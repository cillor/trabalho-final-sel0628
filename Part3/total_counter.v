==> flow/design.v <==
`timescale 1 ns/100 ps   
module total_counter( output a0, b0, c0, d0, e0, f0, g0,     
                      output a1, b1, c1, d1, e1, f1, g1,     
                      output a2, b2, c2, d2, e2, f2, g2,     
                      output enb_machine,    
                      input enable,	 
                      input rst,	 
                      input ld,		 
                      input clk);	 
    wire enb_1, enb_2, enb_3, enb_4;
  	counter_block block0(a0, b0, c0, d0, e0, f0, g0, enb_1, enable, rst, clk, ld);	 
  	counter_block block1(a1, b1, c1, d1, e1, f1, g1, enb_2, enb_1, rst, clk, ld);	 
    and(enb_3, enb_2, enb_1);
  	counter_block block2(a2, b2, c2, d2, e2, f2, g2, enb_4, enb_3, rst, clk, ld);	 
    and(enb_machine, enb_4, enb_3);
endmodule
module reg_4bit (output [3:0] q,  
                 input ld,	 
                 input clk,	 
                 input [3:0] d);	 
  	always @(posedge clk) begin
		if (ld) begin	 
      		q = d;
    	end  
  	end
endmodule
module bcd27seg (output a, b, c, d, e, f, g, input [3:0] BCD); 
    wire nB2nB0, B2B0, nB1nB0, B1B0, nB2B1, B1nB0, B2nB1, B2nB0, B2nB1B0;
    wire [3:0] nBCD;  
    not (nBCD, BCD);
    and (B2nB1B0, BCD[2], nBCD[1], BCD[0]);
    and (nB2nB0, nBCD[2], nBCD[0]);
    and (nB1nB0, nBCD[1], nBCD[0]);
    and (nB2B1, nBCD[2], BCD[1]);
    and (B2nB1, BCD[2], nBCD[1]);
    and (B2nB0, BCD[2], nBCD[0]);
    and (B1nB0, BCD[1], nBCD[0]);
    and (B2B0, BCD[2], BCD[0]);
    and (B1B0, BCD[1], BCD[0]);
    or (a, BCD[3], BCD[1], nB2nB0, B2B0);
    or (b, nBCD[2], nB1nB0 , B1B0);
    or (c, BCD[2], nBCD[1], BCD[0]);
    or (d, BCD[3], nB2nB0 , nB2B1 , B1nB0, B2nB1B0);
    or (e, nB2nB0 , B1nB0);
    or (f, BCD[3], nB1nB0 , B2nB1, B2nB0);
    or (g, BCD[3], B1nB0 , nB2B1 , B2nB1);
endmodule
module counter_block( output a, b, c, d, e, f, g,	 
                      output enb_next,	 
                      input enb,	 
                      input rst,	 
                      input clk,	 
                      input ld);	 
    wire [3:0] bcd_out;	 
    wire [3:0] bcd_in;	 
  	counter_bcd cnt_bcd(bcd_in, enb_next, clk, enb, rst);	 
  	reg_4bit r4b(bcd_out, ld, clk, bcd_in);	 
    bcd27seg bcd_to_7seg(a, b, c, d, e, f, g, bcd_out);	 
endmodule
module counter_bcd( output reg [3:0] bcd,	 
                    output cnt_to_9,   	 
                    input clk,	 
                    input enb,	 
                    input rst);	 
	initial begin	 
    	bcd = 0;	 
    	cnt_to_9 = 1'b0;	 
  	end
    always @(posedge clk) begin
        if (rst) begin	 
        	bcd = 0;
        	cnt_to_9 = 1'b0; 
        end
		else if (enb) begin  
        	if (bcd == 9) begin		 
            	bcd = 0;
        	end else begin
            	bcd++;
        	end
        	cnt_to_9 = (bcd == 9)? 1'b1 : 1'b0;  
        end 
    end
endmodule
Reports on total_counter
The steps from the RTL of total_counter to its reports follow in flow order.
Lines are those of the file above, counted from 1.
Operators: Yosys type, input widths -> output width; for muxes data width and select width s.
Library cell names are shortened.
{"block": "inputs", "design": "total_counter", "clk_port": "clk", "library": "sky130hd", "corner": "tt_025C_1v80"}

Word level
Source: Yosys, flattened and elaborated, memories not mapped. Widths are those after wreduce. Registers that Yosys merges into a memory's read port (data or address) are not register bits. Print and check cells do not count. Equal cells are merged and count once.
{"block": "bits", "regBits": 27, "latchBits": 0, "mem_bits_rw": 0, "romBits": 0, "clocked_rd_ports_x_width": 0, "n_memories": 0, "inputBits": 4, "output_inout_bits": 22, "elab_cells": 116}
{"block": "classes", "n_addsub": 3, "mul": 0, "div": 0, "cmp": 0, "n_eq": 6, "n_shift": 0, "n_mux": 12, "bitwise": 86, "reduce_logical": 0}
{"block": "op_table", "op": "$or 1x1->1", "count": 54}
{"block": "op_table", "op": "$mux 4", "count": 9}
{"block": "op_table", "op": "$and 1x1->1", "count": 29}
{"block": "op_table", "op": "$eq 4x4->1 const B", "count": 6}
{"block": "op_table", "op": "$add 4x1->4 const B", "count": 3}
{"block": "op_table", "op": "$not 3->3", "count": 3}
{"block": "op_table", "op": "$mux 1", "count": 3}

Logic depth
Longest topological path by Yosys (ltp), each cell counted once; first at word level (registers and memories cut), then after technology mapping (sequential cells cut; the memories' decode and read muxes count).
{"block": "depth", "depth_word": 6, "abc_area": 0, "depth_mapped": 4}

Netlist
The flow's flattened synthesis, as Yosys stat reports it; memories are mapped. The netlist is that of the ABC_AREA named above (0 if unset); the other value can give another one.
{"block": "by_type", "cell": "edfxtp_1", "count": 12, "area_total_um2": 360.346}
{"block": "by_type", "cell": "dfxtp_1", "count": 15, "area_total_um2": 300.288}
{"block": "by_type", "cell": "xor2_1", "count": 8, "area_total_um2": 70.067}
{"block": "by_type", "cell": "nor2b_1", "count": 11, "area_total_um2": 68.816}
{"block": "by_type", "cell": "nand2b_1", "count": 10, "area_total_um2": 62.56}
{"block": "by_type", "cell": "xnor2_1", "count": 6, "area_total_um2": 52.55}
{"block": "by_type", "cell": "a21oi_1", "count": 9, "area_total_um2": 45.043}
{"block": "by_type", "cell": "nor2_1", "count": 11, "area_total_um2": 41.29}
{"block": "by_type", "cell": "o21ai_0", "count": 7, "area_total_um2": 35.034}
{"block": "by_type", "cell": "nand2_1", "count": 9, "area_total_um2": 33.782}
{"block": "by_type", "cell": "nand3_1", "count": 6, "area_total_um2": 30.029}
{"block": "by_type", "cell": "and3b_1", "count": 3, "area_total_um2": 26.275}
{"block": "by_type", "cell": "or3_1", "count": 4, "area_total_um2": 25.024}
{"block": "by_type", "cell": "o21bai_1", "count": 3, "area_total_um2": 22.522}
{"block": "by_type", "cell": "and4b_1", "count": 2, "area_total_um2": 20.019}
{"block": "by_type", "cell": "or2_2", "count": 3, "area_total_um2": 18.768}
{"block": "by_type", "cell": "and2b_1", "count": 2, "area_total_um2": 15.014}
{"block": "by_type", "cell": "buf_2", "count": 3, "area_total_um2": 15.014}
Other cell types: 13; their cells: 14.
{"block": "synth_totals", "mapped_cells": 138, "mapped_area_um2": 1338.8, "seq_area_um2": 660.6, "ff_cells": 27, "buffers": 5}
By module: a second synthesis without flattening, with its own total; a netlist apart from the flattened one above.
{"block": "hier_totals", "cells_unflattened": 134, "area_unflattened_um2": 1367.6}
Rows give one instance, submodules left out.
{"block": "by_module", "module": "counter_bcd", "instances": 3, "n_cells": 23, "area_um2": 217.7}
{"block": "by_module", "module": "reg_4bit", "instances": 3, "n_cells": 4, "area_um2": 120.1}
{"block": "by_module", "module": "bcd27seg", "instances": 3, "n_cells": 17, "area_um2": 113.9}
{"block": "by_module", "module": "total_counter", "instances": 1, "n_cells": 2, "area_um2": 12.5}
{"block": "by_module", "module": "counter_block", "instances": 3, "n_cells": 0, "area_um2": 0.0}

Path before layout
Path of least setup slack by OpenSTA after synthesis, without wires, with an ideal clock, recovery checks aside; 20% of the period is set as input and as output delay. Where synthesis merged equal registers, the netlist keeps one of their names.
{"block": "synth_path", "path_type": "register -> output", "start": "reg block0.r4b.q[2]", "end": "out d0", "period_ps": 1570, "launch_ps": 0, "arrival_time_ps": 1019, "path_slack_ps": 237, "path_delay_ps": 1019, "driving_pins": 4, "n_path_buf": 0, "synth_period_reached_ps": 1333}
"path_delay_ps" = arrival - input delay + setup time.
A path that ends at an output port has no setup time.
"driving_pins" counts driving pins, that of a launching flip-flop among them; a cell with two outputs on the path counts twice.
"synth_period_reached_ps" = period - worst setup slack (recovery checks aside). The figure is calculated, with input and output delays left at 20% of the set period.
Between the ends stands the longest chain of elaborated cells between them, by number of cells; it is not shown to be the way that was timed. Of several equally long chains one is given.
Each line given opens the expression or statement behind the cell; cells for indexed reads and writes are added by Yosys, which also makes memories of some case tables.
{"block": "synth_between", "path_cell_list": "edfxtp_1 -> nor2b_1 -> and3b_1 -> o21bai_1", "elab_chain_len": 6, "cone_cells": 9, "cone_classes": "logic: 9"}
{"block": "synth_rtl", "element": "from (decl)", "line": 17, "rtl": "module reg_4bit (output [3:0] q,"}
{"block": "synth_rtl", "element": "from (assign)", "line": 23, "rtl": "q = d;"}
{"block": "synth_rtl", "element": "$not 3->3", "line": 30, "rtl": "not (nBCD, BCD);"}
{"block": "synth_rtl", "element": "$and 1x1->1", "line": 32, "rtl": "and (nB2nB0, nBCD[2], nBCD[0]);"}
{"block": "synth_rtl", "element": "$or 1x1->1 (4 in a row)", "line": 43, "rtl": "or (d, BCD[3], nB2nB0 , nB2B1 , B1nB0, B2nB1B0);"}
{"block": "synth_rtl", "element": "to (decl)", "line": 2, "rtl": "module total_counter( output a0, b0, c0, d0, e0, f0, g0,"}

Worst path after layout
From the final timing report of stored run 1: the path of least setup slack in the routed layout; clock arrival at registers is part of the times.
The path's times are printed in steps of 10 ps; the period is the one set.
{"block": "layout_path", "path_type": "register -> output", "start": "reg block0.r4b.q[2]", "end": "out a0", "period_ps": 1170, "launch_ps": 300, "arrival_time_ps": 1530, "path_slack_ps": -590, "driving_pins": 5, "n_path_buf": 2}
Between the ends stands the longest chain of elaborated cells between them, by number of cells; it is not shown to be the way that was timed. Of several equally long chains one is given.
{"block": "layout_between", "path_cell_list": "edfxtp_1 -> buf_4 -> xnor2_2 -> or3_1 -> buf_2", "elab_chain_len": 4, "cone_cells": 5, "cone_lines": 4, "cone_classes": "logic: 5"}
{"block": "layout_rtl", "element": "from (decl)", "line": 17, "rtl": "module reg_4bit (output [3:0] q,"}
{"block": "layout_rtl", "element": "from (assign)", "line": 23, "rtl": "q = d;"}
{"block": "layout_rtl", "element": "$not 3->3", "line": 30, "rtl": "not (nBCD, BCD);"}
{"block": "layout_rtl", "element": "$and 1x1->1", "line": 32, "rtl": "and (nB2nB0, nBCD[2], nBCD[0]);"}
{"block": "layout_rtl", "element": "$or 1x1->1 (2 in a row)", "line": 40, "rtl": "or (a, BCD[3], BCD[1], nB2nB0, B2B0);"}
{"block": "layout_rtl", "element": "to (decl)", "line": 2, "rtl": "module total_counter( output a0, b0, c0, d0, e0, f0, g0,"}

Hand-over note for total_counter

Below are 2 stored runs of the flow (Yosys, OpenROAD; platform sky130hd) on total_counter, each with its settings and what was measured, unordered. Constraints: input delay and output delay 20% of the set period each, output load 0.01 pF.
"clock_period_reached_ps" = clock period - worst setup slack. The figure is calculated, with input and output delays left at 20% of the set period.
"worst_path_ps" means the part of the period allowed to the worst setup path (the constraints hold back 20% at inputs and 20% at outputs) less its slack; where the path has registers, the arrival times of their clocks count too.
"design_power_uw": no workload was simulated; the value follows from the tool's default switching activity.
"worst_path_ps" is known to 10 ps.

Stored run 1
==> flow/run.sh <==
#!/bin/bash
# the make line also repeats the synthesis and layout settings of config.mk as NAME=value (left out here)
make -C /OpenROAD-flow-scripts/flow DESIGN_CONFIG=/design/flow/config.mk WORK_HOME=/design/flow/orfs CLKGATE_MAP_FILE= finish
==> flow/config.mk <==
export PLATFORM = sky130hd
export DESIGN_NAME = total_counter
export DESIGN_NICKNAME = total_counter
export VERILOG_FILES = /design/flow/design.v
export SDC_FILE = /design/flow/constraint.sdc
export NUM_CORES = 4
export LEC_CHECK = 0
export ABC_AREA = 0
export CAP_MARGIN = 20
export CORE_MARGIN = 2
export CORE_UTILIZATION = 50
export CTS_CLUSTER_SIZE = 27
export MIN_ROUTING_LAYER = met1
export PLACE_DENSITY_LB_ADDON = 0.04
export SLEW_MARGIN = 10
export TNS_END_PERCENT = 10
==> flow/constraint.sdc <==
create_clock -name core_clock -period 1.17 [get_ports {clk}]
set_input_delay 0.2340 -clock core_clock [delete_from_list [all_inputs] [get_ports {clk}]]
set_output_delay 0.2340 -clock core_clock [all_outputs]
set_load 0.01 [all_outputs]

==> results of stored run 1, as JSON <==
{
  "worst_hold_slack_ps": 479,
  "design.die.area_um2": 3107.5,
  "post_route_stdcell_area_um2": 1956.9,
  "design_power_uw": 1721,
  "yosys_chip_area_um2": 1338.8,
  "setup_worst_slack_ps": -592,
  "clock_period_reached_ps": 1762,
  "final_setup_tns_ps": -9946,
  "worst_path_ps": 1530,
  "critical_path_kind": "register -> output"
}

Stored run 2
==> flow/run.sh <==
#!/bin/bash
# the make line also repeats the synthesis and layout settings of config.mk as NAME=value (left out here)
make -C /OpenROAD-flow-scripts/flow DESIGN_CONFIG=/design/flow/config.mk WORK_HOME=/design/flow/orfs CLKGATE_MAP_FILE= finish
==> flow/config.mk <==
export PLATFORM = sky130hd
export DESIGN_NAME = total_counter
export DESIGN_NICKNAME = total_counter
export VERILOG_FILES = /design/flow/design.v
export SDC_FILE = /design/flow/constraint.sdc
export NUM_CORES = 4
export LEC_CHECK = 0
export ABC_AREA = 0
export CAP_MARGIN = 20
export CORE_MARGIN = 2
export CORE_UTILIZATION = 72
export CTS_CLUSTER_DIAMETER = 39
export CTS_CLUSTER_SIZE = 92
export GPL_ROUTABILITY_DRIVEN = 0
export MIN_ROUTING_LAYER = met2
export SLEW_MARGIN = 20
==> flow/constraint.sdc <==
create_clock -name core_clock -period 1.81 [get_ports {clk}]
set_input_delay 0.3620 -clock core_clock [delete_from_list [all_inputs] [get_ports {clk}]]
set_output_delay 0.3620 -clock core_clock [all_outputs]
set_load 0.01 [all_outputs]

==> results of stored run 2, as JSON <==
{
  "outcome": "stopped before the end: placement reported GPL-0301"
}

End of note.
