==> flow/design.v <==
`timescale 1 ns/100 ps	 
module state_machine( output ch_Vm,	 
                        output ch_ref,	 
                        output ch_zr,	 
                        output ld,	 
                        output rst,	 
                        output enb_cnt,	 
                        input start,	 
                        input clk,	 
                        input enb_machine,	 
                        input Vint_z);	 
	reg [1:0] next_state;	 
	reg operant;	 
  	initial begin	 
      next_state = 2'b00;
    end
  	always @(posedge clk) begin
    	if(start) begin
    		operant = 1'b1;  
    		rst = 1'b0;  
    		ch_zr = 1'b0;  
    	end
    	if(operant == 1'b1) begin
			case (next_state)
				2'b00: begin
					enb_cnt = 1'b1;	 
    				ch_Vm = 1'b1;	 
					next_state = 2'b01;	 
				end
				2'b01: begin
					if (enb_machine) begin
						ch_Vm = 1'b0;	 
    					ch_ref = 1'b1;	 
    					next_state = 2'b10;	 
					end
				end
				2'b10: begin
					if (Vint_z) begin
						enb_cnt = 1'b0;	 
    					ld = 1'b1;	 
    					ch_ref = 1'b0;	 
    					next_state = 2'b11;	 
					end
				end
				2'b11: begin
					ld = 1'b0;	 
    				rst = 1'b1;	 
    				ch_zr = 1'b1;	 
    				operant = 1'b0;	 
					next_state = 2'b00;  
				end
				default: begin
					next_state = 2'b00;	 
				end
			endcase
		end		
	end
endmodule
Step by step through the tools: state_machine
What the tools print for state_machine, step after step.
Lines are those of the file above, counted from 1.
Operators: Yosys type, input widths -> output width; for muxes data width and select width s.
Cell names lack the library's common part.
{ "design": {"top_module": "state_machine", "clk_port": "clk", "library": "sky130hd", "pvt_corner": "tt_025C_1v80"} }

Word level
Source: Yosys, flattened and elaborated, memories not mapped. Widths are those after wreduce. Registers that Yosys merges into a memory's read port (data or address) are not register bits. Print and check cells do not count. Equal cells are merged and count once.
{ "bits": {"reg_bits": 9, "out_inout_bits": 6, "inputBits": 4} }
{ "classes": {"n_eq": 5, "logic": 4, "n_reduce_logical": 11, "n_mux": 19} }
{ "ops": {"columns": ["op", "count"], "rows": [
  ["$pmux 1 s2", 7],
  ["$reduce_and 3->1", 4],
  ["$mux 1", 9],
  ["$reduce_or 2->1", 4],
  ["$pmux 2 s4", 1],
  ["$not 1->1", 4],
  ["$eq 2x2->1 const B", 2],
  ["$ne 2x2->1 const B", 2],
  ["$reduce_and 4->1", 1],
  ["$mux 2", 2],
  ["$reduce_or 3->1", 1],
  ["$eq 2x1->1 const B", 1],
  ["$logic_not 2->1", 1]
]} }

Depth
Yosys ltp: most cells in a row. Word level: on the elaborated netlist, between registers, memories and ports. Mapped: between sequential cells and ports; inverters and the memories' decode and read muxes count.
{ "logic_depth": {"ltp_word": 4, "ABC_AREA": 1, "depth_mapped": 5} }

Mapped cells and area
Yosys stat after the flow's synthesis: flattened, memories mapped to cells. It holds for the ABC_AREA given above (unset counts as 0); a run with the other value may have another netlist.
{ "synth_totals": {"mapped_area_um2": 434.2, "seq_area_um2": 240.2, "cell_count": 47, "ff_cells": 9, "buf_cells": 0} }
{ "types": {"columns": ["cell_type", "count", "area_total_um2"], "rows": [
  ["edfxtp_1", 6, 180.173],
  ["ha_1", 5, 62.56],
  ["dfxtp_1", 3, 60.058],
  ["inv_1", 11, 41.29],
  ["nand2_1", 10, 37.536],
  ["nor2_1", 7, 26.275],
  ["nand2_2", 2, 12.512],
  ["o21ai_0", 2, 10.01],
  ["inv_2", 1, 3.754]
]} }

Path before layout
OpenSTA on the mapped netlist: ideal clock, no wires. The path of least setup slack (recovery checks aside). Input and output delay are each 20% of the period. Register names are those of the netlist, which keeps one name where synthesis merged equal registers.
{ "synth_path": {"kind": "flip-flop to flip-flop", "startpoint": "reg next_state[0]", "endpoint": "reg next_state[0]", "t_arrival_ns": 0.923, "setup_time_ns": 0.309, "tclk_ns": 2.18, "path_buffers": 0, "slack_ns": 0.948, "launch_ns": 0.000, "required_ns": 1.871, "delay_ns": 1.232, "stages": 6, "synth_period_reached_ns": 1.232} }
"delay_ns" = arrival - input delay + setup time.
"stages" counts driving pins, that of a launching flip-flop among them; a cell with two outputs on the path counts twice.
"synth_period_reached_ns" is the clock period less the worst setup slack; recovery checks do not enter. This is arithmetic on one report: input and output delays are still those of the set period (20% each).
Between the ends stands the longest chain of elaborated cells between them, by number of cells; it is not shown to be the way that was timed. Of several equally long chains one is given.
A line is the first line of the expression or statement that the cell stems from. Yosys adds cells for indexed reads and writes and turns some case tables into memories.
At most two assigning lines are given for a register; there are more.
The path ends at the enable pin of a flip-flop; only ways to that pin are counted.
{ "synth_via": {"cell_sequence": "edfxtp_1 -> inv_1 -> ha_1 -> nand2_1 -> inv_1 -> nor2_1", "elab_chain_len": 3, "cone_cells": 5, "classes_between": "eq/ne (4); reduce/logical (1)"} }
{ "synth_lines": {"columns": ["item", "line_no", "source"], "rows": [
  ["start: declaration", 12, "reg [1:0] next_state;"],
  ["start: assignment", 28, "next_state = 2'b01;"],
  ["start: assignment", 34, "next_state = 2'b10;"],
  ["$eq 2x2->1", 24, "case (next_state)"],
  ["$ne 2x2->1", null, null],
  ["$reduce_and 3->1", null, null],
  ["end: assignment", 28, null],
  ["end: assignment", 34, null],
  ["end: declaration", 12, null]
]} }

Timing after layout
From the final timing report of flow run 1: the path of least setup slack in the routed layout; clock arrival at registers is part of the times.
{ "layout_path": {"kind": "flip-flop to output port", "startpoint": "reg rst", "endpoint": "out rst", "slack_ns": 0.95, "required_ns": 2.11, "tclk_ns": 2.64, "path_buffers": 1, "t_arrival_ns": 1.16, "launch_ns": 0.27, "stages": 2} }
{ "layout_via": {"cell_sequence": "dfxtp_1 -> clkdlybuf4s50_1", "elab_chain_len": 0, "cone_cells": 0} }
{ "layout_lines": {"columns": ["item", "line_no", "source"], "rows": [
  ["start: declaration", 6, "output rst,"],
  ["start: assignment", 20, "rst = 1'b0;"],
  ["start: assignment", 47, "rst = 1'b1;"],
  ["end: declaration", 6, null]
]} }

Record of 2 stored runs of the RTL-to-layout flow on state_machine, platform sky130hd. The runs are unordered. Constraints: input delay and output delay 20% of the set period each, output load 0.01 pF.
"achieved clock period (ns)" is the run's clock period less its worst setup slack. It is reckoned from that one timing run; input and output delays stay at 20% of the period that was set.
"worst setup path time (ns)" = time allowed to the worst setup path (clock period - input delay - output delay, where it has them) - its slack; a late launch clock adds to it, a late capture clock takes from it.
By "finish__power__total" is meant OpenSTA's value without simulated activity: inputs other than the clock are taken to toggle once in ten clock periods, and the tool carries that through the logic.

settings of flow run 1
{
  "period_ns": 2.64,
  "CORE_UTILIZATION": 25,
  "SETUP_SLACK_MARGIN": 0.56,
  "PLACE_DENSITY": 0.86,
  "HOLD_SLACK_MARGIN": 0.26,
  "CELL_PAD_IN_SITES_DETAIL_PLACEMENT": 0,
  "ABC_AREA": 1,
  "GPL_ROUTABILITY_DRIVEN": 0,
  "CTS_CLUSTER_SIZE": 55,
  "MAX_ROUTING_LAYER": "met5",
  "CAP_MARGIN": 20,
  "CORE_MARGIN": 2,
  "SLEW_MARGIN": 20
}
report of flow run 1
yosys chip area after synthesis (um^2): 434.2
finish__design__die__area: 2086.2
finish__design__instance__area__stdcell: 571.8
finish__timing__setup__ws: 0.951
finish__timing__setup__tns: 0.000
finish__timing__hold__ws: 0.466
finish__power__total: 7.289e-04
achieved clock period (ns): 1.689
worst setup path time (ns): 1.16
worst setup path kind: flip-flop to output port

settings of flow run 2
{
  "period_ns": 2.61,
  "CORE_UTILIZATION": 45,
  "PLACE_DENSITY_LB_ADDON": 0.2,
  "HOLD_SLACK_MARGIN": 0.27,
  "CORE_MARGIN": 6,
  "CELL_PAD_IN_SITES_GLOBAL_PLACEMENT": 3,
  "TNS_END_PERCENT": 15,
  "GPL_TIMING_DRIVEN": 0,
  "CTS_CLUSTER_SIZE": 99,
  "CAP_MARGIN": 20,
  "SLEW_MARGIN": 20
}
report of flow run 2: did not finish, floorplan, PDN-0185
